==> flow/design.v <==
module line_buf_ctrl #(
    parameter HTOT = 15,   
    parameter HACT = 10    
)(
    input             clk,
    input             rstn,
    input             i_vsync,
    input             i_hsync,
    input             i_de,
    input       [9:0] i_r_data,
    input       [9:0] i_g_data,
    input       [9:0] i_b_data,
    output wire       o_ram0_cs,
    output wire       o_ram0_we,
    output wire       o_ram1_cs,
    output wire       o_ram1_we,
    output wire [ADDR_WIDTH-1:0] o_ram0_addr,
    output wire [ADDR_WIDTH-1:0] o_ram1_addr,
    output wire [29:0] o_ram0_din,
    output wire [29:0] o_ram1_din,
    input       [29:0] i_ram0_dout,
    input       [29:0] i_ram1_dout,
    output wire       o_vsync,
    output wire       o_hsync,
    output wire       o_de,
    output wire [9:0] o_r_data,
    output wire [9:0] o_g_data,
    output wire [9:0] o_b_data
);
    localparam DELAY_CYCLES = 2 * HTOT;   
    localparam ADDR_WIDTH = $clog2(HACT);   
    localparam [1:0] ST_LINE0_WR    = 2'b00;   
    localparam [1:0] ST_LINE1_WR    = 2'b01;   
    localparam [1:0] ST_LINE0_WR_RD = 2'b10;   
    localparam [1:0] ST_LINE1_WR_RD = 2'b11;   
    reg [1:0] state, state_n;
    reg [DELAY_CYCLES-1:0] vsync_delay;
    reg [DELAY_CYCLES-1:0] hsync_delay;
    reg [DELAY_CYCLES-1:0] de_delay;
    reg [ADDR_WIDTH-1:0] wr_addr, rd_addr;
    reg [ADDR_WIDTH-1:0] pixel_cnt;
    reg i_hsync_d;
    wire hsync_fall;
    wire [29:0] write_data;
    reg  [29:0] read_data;
    always @(posedge clk or negedge rstn) begin
        if (!rstn) begin
            i_hsync_d <= 1'b0;
        end else begin
            i_hsync_d <= i_hsync;
        end
    end
    assign hsync_fall = i_hsync_d & ~i_hsync;
    always @(posedge clk or negedge rstn) begin
        if (!rstn) begin
            vsync_delay <= {DELAY_CYCLES{1'b0}};
            hsync_delay <= {DELAY_CYCLES{1'b0}};
            de_delay    <= {DELAY_CYCLES{1'b0}};
        end else begin
            vsync_delay <= {vsync_delay[DELAY_CYCLES-2:0], i_vsync};
            hsync_delay <= {hsync_delay[DELAY_CYCLES-2:0], i_hsync};
            de_delay    <= {de_delay[DELAY_CYCLES-2:0], i_de};
        end
    end
    assign o_vsync = vsync_delay[DELAY_CYCLES-1];
    assign o_hsync = hsync_delay[DELAY_CYCLES-1];
    assign o_de    = de_delay[DELAY_CYCLES-1];
    always @(posedge clk or negedge rstn) begin
        if (!rstn) begin
            state <= ST_LINE0_WR;
        end else begin
            state <= state_n;
        end
    end
    always @(*) begin
        state_n = state;
        case (state)
            ST_LINE0_WR: begin
                if (hsync_fall) begin
                    state_n = ST_LINE1_WR;
                end
            end
            ST_LINE1_WR: begin
                if (hsync_fall) begin
                    state_n = ST_LINE0_WR_RD;
                end
            end
            ST_LINE0_WR_RD: begin
                if (hsync_fall) begin
                    state_n = ST_LINE1_WR_RD;
                end
            end
            ST_LINE1_WR_RD: begin
                if (hsync_fall) begin
                    state_n = ST_LINE0_WR_RD;
                end
            end
            default: state_n = ST_LINE0_WR;
        endcase
        if (i_vsync) begin
            state_n = ST_LINE0_WR;
        end
    end
    always @(posedge clk or negedge rstn) begin
        if (!rstn) begin
            pixel_cnt <= {ADDR_WIDTH{1'b0}};
        end else begin
            if (i_vsync || hsync_fall) begin
                pixel_cnt <= {ADDR_WIDTH{1'b0}};
            end else if (i_de) begin
                pixel_cnt <= pixel_cnt + 1'b1;
            end
        end
    end
    always @(*) begin
        wr_addr = pixel_cnt;
        rd_addr = pixel_cnt;
    end
    assign write_data = {i_r_data, i_g_data, i_b_data};
    assign o_ram0_cs = 1'b1;   
    assign o_ram0_we = (state == ST_LINE0_WR || state == ST_LINE0_WR_RD) ? i_de : 1'b0;
    assign o_ram0_addr = o_ram0_we ? wr_addr : rd_addr;
    assign o_ram0_din = write_data;
    assign o_ram1_cs = 1'b1;   
    assign o_ram1_we = (state == ST_LINE1_WR || state == ST_LINE1_WR_RD) ? i_de : 1'b0;
    assign o_ram1_addr = o_ram1_we ? wr_addr : rd_addr;
    assign o_ram1_din = write_data;
    always @(*) begin
        case (state)
            ST_LINE0_WR_RD: read_data = i_ram1_dout;   
            ST_LINE1_WR_RD: read_data = i_ram0_dout;   
            default:        read_data = 30'b0;
        endcase
    end
    assign o_r_data = read_data[29:20];
    assign o_g_data = read_data[19:10];
    assign o_b_data = read_data[9:0];
endmodule
module line_buf_ctrl_top #(
    parameter HTOT = 15,   
    parameter HACT = 10    
)(
    input             clk,
    input             rstn,
    input             i_vsync,
    input             i_hsync,
    input             i_de,
    input       [9:0] i_r_data,
    input       [9:0] i_g_data,
    input       [9:0] i_b_data,
    output wire       o_vsync,
    output wire       o_hsync,
    output wire       o_de,
    output wire [9:0] o_r_data,
    output wire [9:0] o_g_data,
    output wire [9:0] o_b_data
);
    localparam ADDR_WIDTH = $clog2(HACT);   
    wire        ram0_cs, ram1_cs;
    wire        ram0_we, ram1_we;
    wire [ADDR_WIDTH-1:0] ram0_addr, ram1_addr;
    wire [29:0] ram0_din, ram1_din;
    wire [29:0] ram0_dout, ram1_dout;
    line_buf_ctrl #(
        .HTOT(HTOT),
        .HACT(HACT)
    ) u_line_buf_ctrl (
        .clk        (clk),
        .rstn       (rstn),
        .i_vsync    (i_vsync),
        .i_hsync    (i_hsync),
        .i_de       (i_de),
        .i_r_data   (i_r_data),
        .i_g_data   (i_g_data),
        .i_b_data   (i_b_data),
        .o_ram0_cs  (ram0_cs),
        .o_ram0_we  (ram0_we),
        .o_ram0_addr(ram0_addr),
        .o_ram0_din (ram0_din),
        .i_ram0_dout(ram0_dout),
        .o_ram1_cs  (ram1_cs),
        .o_ram1_we  (ram1_we),
        .o_ram1_addr(ram1_addr),
        .o_ram1_din (ram1_din),
        .i_ram1_dout(ram1_dout),
        .o_vsync    (o_vsync),
        .o_hsync    (o_hsync),
        .o_de       (o_de),
        .o_r_data   (o_r_data),
        .o_g_data   (o_g_data),
        .o_b_data   (o_b_data)
    );
    single_port_ram #(
        .ADDR_WIDTH(ADDR_WIDTH),
        .DATA_WIDTH(30),
        .RAM_DEPTH(1 << ADDR_WIDTH)
    ) u_sram1 (
        .clk    (clk),
        .i_cs   (ram0_cs),
        .i_we   (ram0_we),
        .i_addr (ram0_addr),
        .i_din  (ram0_din),
        .o_dout (ram0_dout)
    );
    single_port_ram #(
        .ADDR_WIDTH(ADDR_WIDTH),
        .DATA_WIDTH(30),
        .RAM_DEPTH(1 << ADDR_WIDTH)
    ) u_sram2 (
        .clk    (clk),
        .i_cs   (ram1_cs),
        .i_we   (ram1_we),
        .i_addr (ram1_addr),
        .i_din  (ram1_din),
        .o_dout (ram1_dout)
    );
endmodule
module single_port_ram #(
  parameter					ADDR_WIDTH = 6,    
  parameter					DATA_WIDTH = 30,
  parameter					RAM_DEPTH = 1 << ADDR_WIDTH
)
  (
    input						clk,
    input						i_cs,
    input						i_we,
    input	[ADDR_WIDTH-1:0]	i_addr,
    input	[DATA_WIDTH-1:0]	i_din,
    output	[DATA_WIDTH-1:0]	o_dout
  );
    reg [DATA_WIDTH-1:0]    r_mem   [0:RAM_DEPTH-1];
    reg [DATA_WIDTH-1:0]    r_tmp_data;
  assign o_dout = (i_cs && !i_we) ? r_tmp_data : 'b0;
    always @(posedge clk) begin
        if (i_cs && i_we) 
            r_mem[i_addr] <= i_din;
    end
    always @(posedge clk) begin
        if (i_cs && !i_we)
            r_tmp_data <= r_mem[i_addr];
    end
endmodule
Reports on line_buf_ctrl_top:

Tool output for the design above, in the order of the flow.
Lines are those of the file above, counted from 1.
Operators: Yosys type, input widths -> output width; for muxes data width and select width s.
Library cell names are shortened.
A cell with -- has no value.

* design top: line_buf_ctrl_top
* clock input: clk
* standard-cell library: sky130hd
* timing corner: tt_025C_1v80

Word-level counts:

Counts by Yosys on the flattened word-level netlist (proc, flatten, opt, wreduce; memories kept). Register bits leave out memories and registers merged into their read ports (data or address). Print and check cells are left out. Cells with the same type and inputs are merged into one.
Memory sizes are those after Yosys's memory passes, which may raise the word count (mostly to a power of two), join words into wider ones and drop unused or constant bits.

* bits in registers: 97
* memory bits (writable): 960
* clocked read ports x word width: 60
* memory cells: 2
* input bits: 35
* output and inout port bits: 33
* elaborated cells: 44

Memory list
* u_sram1.r_mem: depth 16, bits a word 30, read ports 1, wr ports 1, RTL line 231 `reg [DATA_WIDTH-1:0]    r_mem   [0:RAM_DEPTH-1];`
* u_sram2.r_mem: depth 16, bits a word 30, read ports 1, wr ports 1, RTL line 231

* add/subtract/negate cells: 1
* eq/ne operators: 6
* muxes and demuxes: 18
* bitwise operators: 2
* reduce/logical cells: 9

Operator list (count)
* $mux 30: 4
* $pmux 30 s2: 1
* $mux 4: 4
* $mux 2: 4
* $ne 3x2->1 const B: 2
* $pmux 2 s3: 1
* $eq 2x2->1 const B: 2
* $add 4x1->4 const B: 1
* $mux 1: 4
* $logic_or 1x1->1: 3
* $ne 3x1->1 const B: 1
* $reduce_and 3->1: 1
* $logic_not 1->1: 2
* $eq 2x1->1 const B: 1
* $logic_not 2->1: 1
* $reduce_bool 2->1: 1
* $reduce_or 2->1: 1
* $and 1x1->1: 1
* $not 1->1: 1

Longest topological paths:

Longest topological path by Yosys (ltp), each cell counted once; first at word level (registers and memories cut), then after technology mapping (sequential cells cut; the memories' decode and read muxes count).

* depth after elaboration: 5
* ABC_AREA: 0
* depth in mapped cells: 7
* gate-level depth less buffers: 4

After synthesis:

Source: synth_stat.txt of the flow (Yosys; design flattened, memories mapped). It holds for the ABC_AREA given above (unset counts as 0); a run with the other value may have another netlist.

* mapped cells: 1736
* chip area (Yosys): 40827.9 µm²
* area of sequential cells: 33083.0 µm²
* flip-flop cells: 1118
* buffers: 92

Cell types
* edfxtp_1: count 1020, area in all 3.06E+04 µm²
* mux4_2: count 240, area in all 5.41E+03 µm²
* dfrtp_1: count 97, area in all 2.43E+03 µm²
* a22oi_1: count 120, area in all 900.864 µm²
* a22o_1: count 30, area in all 262.752 µm²
* nand2_1: count 67, area in all 251.491 µm²
* buf_6: count 16, area in all 180.173 µm²
* clkbuf_1: count 44, area in all 165.158 µm²
* buf_2: count 23, area in all 115.11 µm²
* and3_1: count 16, area in all 100.096 µm²
* nor2_1: count 23, area in all 86.333 µm²
* ha_1: count 4, area in all 50.048 µm²
* buf_4: count 5, area in all 37.536 µm²
* mux2i_1: count 3, area in all 30.029 µm²
* dfstp_2: count 1, area in all 26.275 µm²
* nand2b_1: count 4, area in all 25.024 µm²
* and2_1: count 3, area in all 18.768 µm²
* xor2_1: count 2, area in all 17.517 µm²

Not listed: further types 10, cells in them 18.
By module: a second synthesis without flattening, with its own total; a netlist apart from the flattened one above.

* cells (unflattened synthesis): 1876
* area total of the unflattened synthesis: 41803.8 µm²

Rows give one instance, submodules left out.

Modules
* single_port_ram: times used 2, cells 824, area 19152.1 µm², sequential area 15314.7 µm²
* line_buf_ctrl: times used 1, cells 228, area 3499.6 µm², sequential area 2453.6 µm²
* line_buf_ctrl_top: times used 1, cells 0, area 0.0 µm², sequential area 0.0 µm²

Timing after synthesis:

Path of least setup slack by OpenSTA after synthesis, without wires, with an ideal clock, recovery checks aside; 20% of the period is set as input and as output delay. Where synthesis merged equal registers, the netlist keeps one of their names.

* path type: register to register
* from: register u_line_buf_ctrl.pixel_cnt[1]
* to: memory u_sram2.r_mem[0][0]
* clock period: 3040 ps
* library setup time: 417 ps
* launch time at the first pin: 0 ps
* arrival: 2484 ps
* required time: 2623 ps
* slack: 139 ps
* path delay: 2901 ps
* stages: 8
* buffers on the path: 3
* synthesis period reached: 2901 ps

"path delay" is the arrival time less input delay plus setup time.
"stages" counts driving pins, that of a launching flip-flop among them; a cell with two outputs on the path counts twice.
"synthesis period reached" is the clock period less the worst setup slack; recovery checks do not enter. This is arithmetic on one report: input and output delays are still those of the set period (20% each).
Between the ends stands the longest chain of elaborated cells between them, by number of cells; it is not shown to be the way that was timed. Of several equally long chains one is given.
Each line given opens the expression or statement behind the cell; cells for indexed reads and writes are added by Yosys, which also makes memories of some case tables.
A register here has more assigning lines than the two given.

* path through: dfrtp_1 buf_2 buf_4 buf_2 inv_2 ha_1 nand2_1 nor2_1
* length of the longest elaborated chain: 1
* elaborated cells between the ends (all ways): 1
* RTL lines with such cells: 1
* those cells by class: 1 x mux

RTL lines, path post-synthesis
* start: declaration: RTL line 41 `reg [ADDR_WIDTH-1:0] pixel_cnt;`
* start: assignment: RTL line 106 `pixel_cnt <= {ADDR_WIDTH{1'b0}};`
* start: assignment: RTL line 111 `pixel_cnt <= pixel_cnt + 1'b1;`
* $mux 4: RTL line 235 `if (i_cs && i_we)`
* end: declaration: RTL line 231 `reg [DATA_WIDTH-1:0]    r_mem   [0:RAM_DEPTH-1];`

Worst path after layout:

From the final timing report of job 1: the path of least setup slack in the routed layout; clock arrival at registers is part of the times.
The report prints the path's times to 10 ps; the period is as set.

* path type: input to output
* from: input port i_de
* to: output port o_b_data[6]
* clock period: 5600 ps
* input delay: 1120 ps
* external output delay: 1120 ps
* launch time at the first pin: 1120 ps
* arrival: 2860 ps
* required time: 4480 ps
* slack: 1620 ps
* stages: 7
* buffers on the path: 3

Between the ends stands the longest chain of elaborated cells between them, by number of cells; it is not shown to be the way that was timed. Of several equally long chains one is given.

* path through: clkdlybuf4s15_2 o21a_4 inv_2 and2_4 buf_12 a22o_1 clkdlybuf4s50_1
* length of the longest elaborated chain: 3
* elaborated cells between the ends (all ways): 5
* RTL lines with such cells: 4
* those cells by class: 5 x mux

RTL lines, path after layout
* start: declaration: RTL line 147 `input             i_de,`
* $mux 1: RTL line 121 `assign o_ram0_we = (state == ST_LINE0_WR || state == ST_LINE0_WR_RD) ? i_de : 1'b0;`
* $mux 30: RTL line 233 `assign o_dout = (i_cs && !i_we) ? r_tmp_data : 'b0;`
* $pmux 30 s2: RTL line 129 `case (state)`
* end: declaration: RTL line 156 `output wire [9:0] o_b_data`

Memo
Re: implementation data of line_buf_ctrl_top

Record of 2 stored runs of the RTL-to-layout flow on line_buf_ctrl_top, platform sky130hd. The runs are unordered. Constraints: input delay and output delay 20% of the set period each, output load 0.01 pF.
By "achieved clock period" is meant the clock period of the run minus its worst setup slack. This is arithmetic on one report: input and output delays are still those of the set period (20% each).
"critical path time" means the part of the period allowed to the worst setup path (the constraints hold back 20% at inputs and 20% at outputs) less its slack; where the path has registers, the arrival times of their clocks count too.
"total power after layout" is the tool's figure for a default switching activity; nothing was simulated.
"critical path time" is given in steps of 10 ps.

### Job 1

==> flow/run.sh <==
#!/bin/bash
# the make line also repeats the synthesis and layout settings of config.mk as NAME=value (left out here)
make -C /OpenROAD-flow-scripts/flow DESIGN_CONFIG=/design/flow/config.mk WORK_HOME=/design/flow/orfs CLKGATE_MAP_FILE= finish
==> flow/config.mk <==
export PLATFORM = sky130hd
export DESIGN_NAME = line_buf_ctrl_top
export DESIGN_NICKNAME = line_buf_ctrl_top
export VERILOG_FILES = /design/flow/design.v
export SDC_FILE = /design/flow/constraint.sdc
export NUM_CORES = 4
export LEC_CHECK = 0
export CAP_MARGIN = 20
export CORE_MARGIN = 10
export CORE_UTILIZATION = 39
export CTS_CLUSTER_DIAMETER = 96
export MIN_ROUTING_LAYER = met1
export PLACE_DENSITY = 0.71
export SETUP_SLACK_MARGIN = 1.57
export SLEW_MARGIN = 30
export TNS_END_PERCENT = 95
==> flow/constraint.sdc <==
create_clock -name core_clock -period 5.6 [get_ports {clk}]
set_input_delay 1.1200 -clock core_clock [delete_from_list [all_inputs] [get_ports {clk}]]
set_output_delay 1.1200 -clock core_clock [all_outputs]
set_load 0.01 [all_outputs]

Results of job 1:
- Die area: 118030.0 µm²
- Standard-cell area after layout: 47169.0 µm²
- Critical path time: 1740 ps
- Critical path type: input to output
- Total power after layout: 17.162 mW
- Final utilization: 45.4 %
- Worst setup slack after layout: 1622 ps
- Achieved clock period: 3978 ps
- Final setup TNS: 0 ps
- Area of the synthesized netlist: 40827.9 µm²

### Job 2

==> flow/run.sh <==
#!/bin/bash
# the make line also repeats the synthesis and layout settings of config.mk as NAME=value (left out here)
make -C /OpenROAD-flow-scripts/flow DESIGN_CONFIG=/design/flow/config.mk WORK_HOME=/design/flow/orfs CLKGATE_MAP_FILE= finish
==> flow/config.mk <==
export PLATFORM = sky130hd
export DESIGN_NAME = line_buf_ctrl_top
export DESIGN_NICKNAME = line_buf_ctrl_top
export VERILOG_FILES = /design/flow/design.v
export SDC_FILE = /design/flow/constraint.sdc
export NUM_CORES = 4
export LEC_CHECK = 0
export ABC_AREA = 0
export CAP_MARGIN = 20
export CORE_ASPECT_RATIO = 0.77
export CORE_MARGIN = 2
export CORE_UTILIZATION = 34
export CTS_CLUSTER_DIAMETER = 99
export GPL_ROUTABILITY_DRIVEN = 1
export GPL_TIMING_DRIVEN = 0
export MAX_ROUTING_LAYER = met5
export PLACE_DENSITY_LB_ADDON = 0.02
export SETUP_SLACK_MARGIN = 1.25
export SLEW_MARGIN = 10
export TNS_END_PERCENT = 70
==> flow/constraint.sdc <==
create_clock -name core_clock -period 4.25 [get_ports {clk}]
set_input_delay 0.8500 -clock core_clock [delete_from_list [all_inputs] [get_ports {clk}]]
set_output_delay 0.8500 -clock core_clock [all_outputs]
set_load 0.01 [all_outputs]

Results of job 2:
- Die area: 122895.0 µm²
- Standard-cell area after layout: 49238.5 µm²
- Critical path time: 2440 ps
- Critical path type: register to output
- Total power after layout: 23.279 mW
- Final utilization: 41.4 %
- Worst setup slack after layout: 960 ps
- Achieved clock period: 3290 ps
- Final setup TNS: 0 ps
- Area of the synthesized netlist: 40827.9 µm²
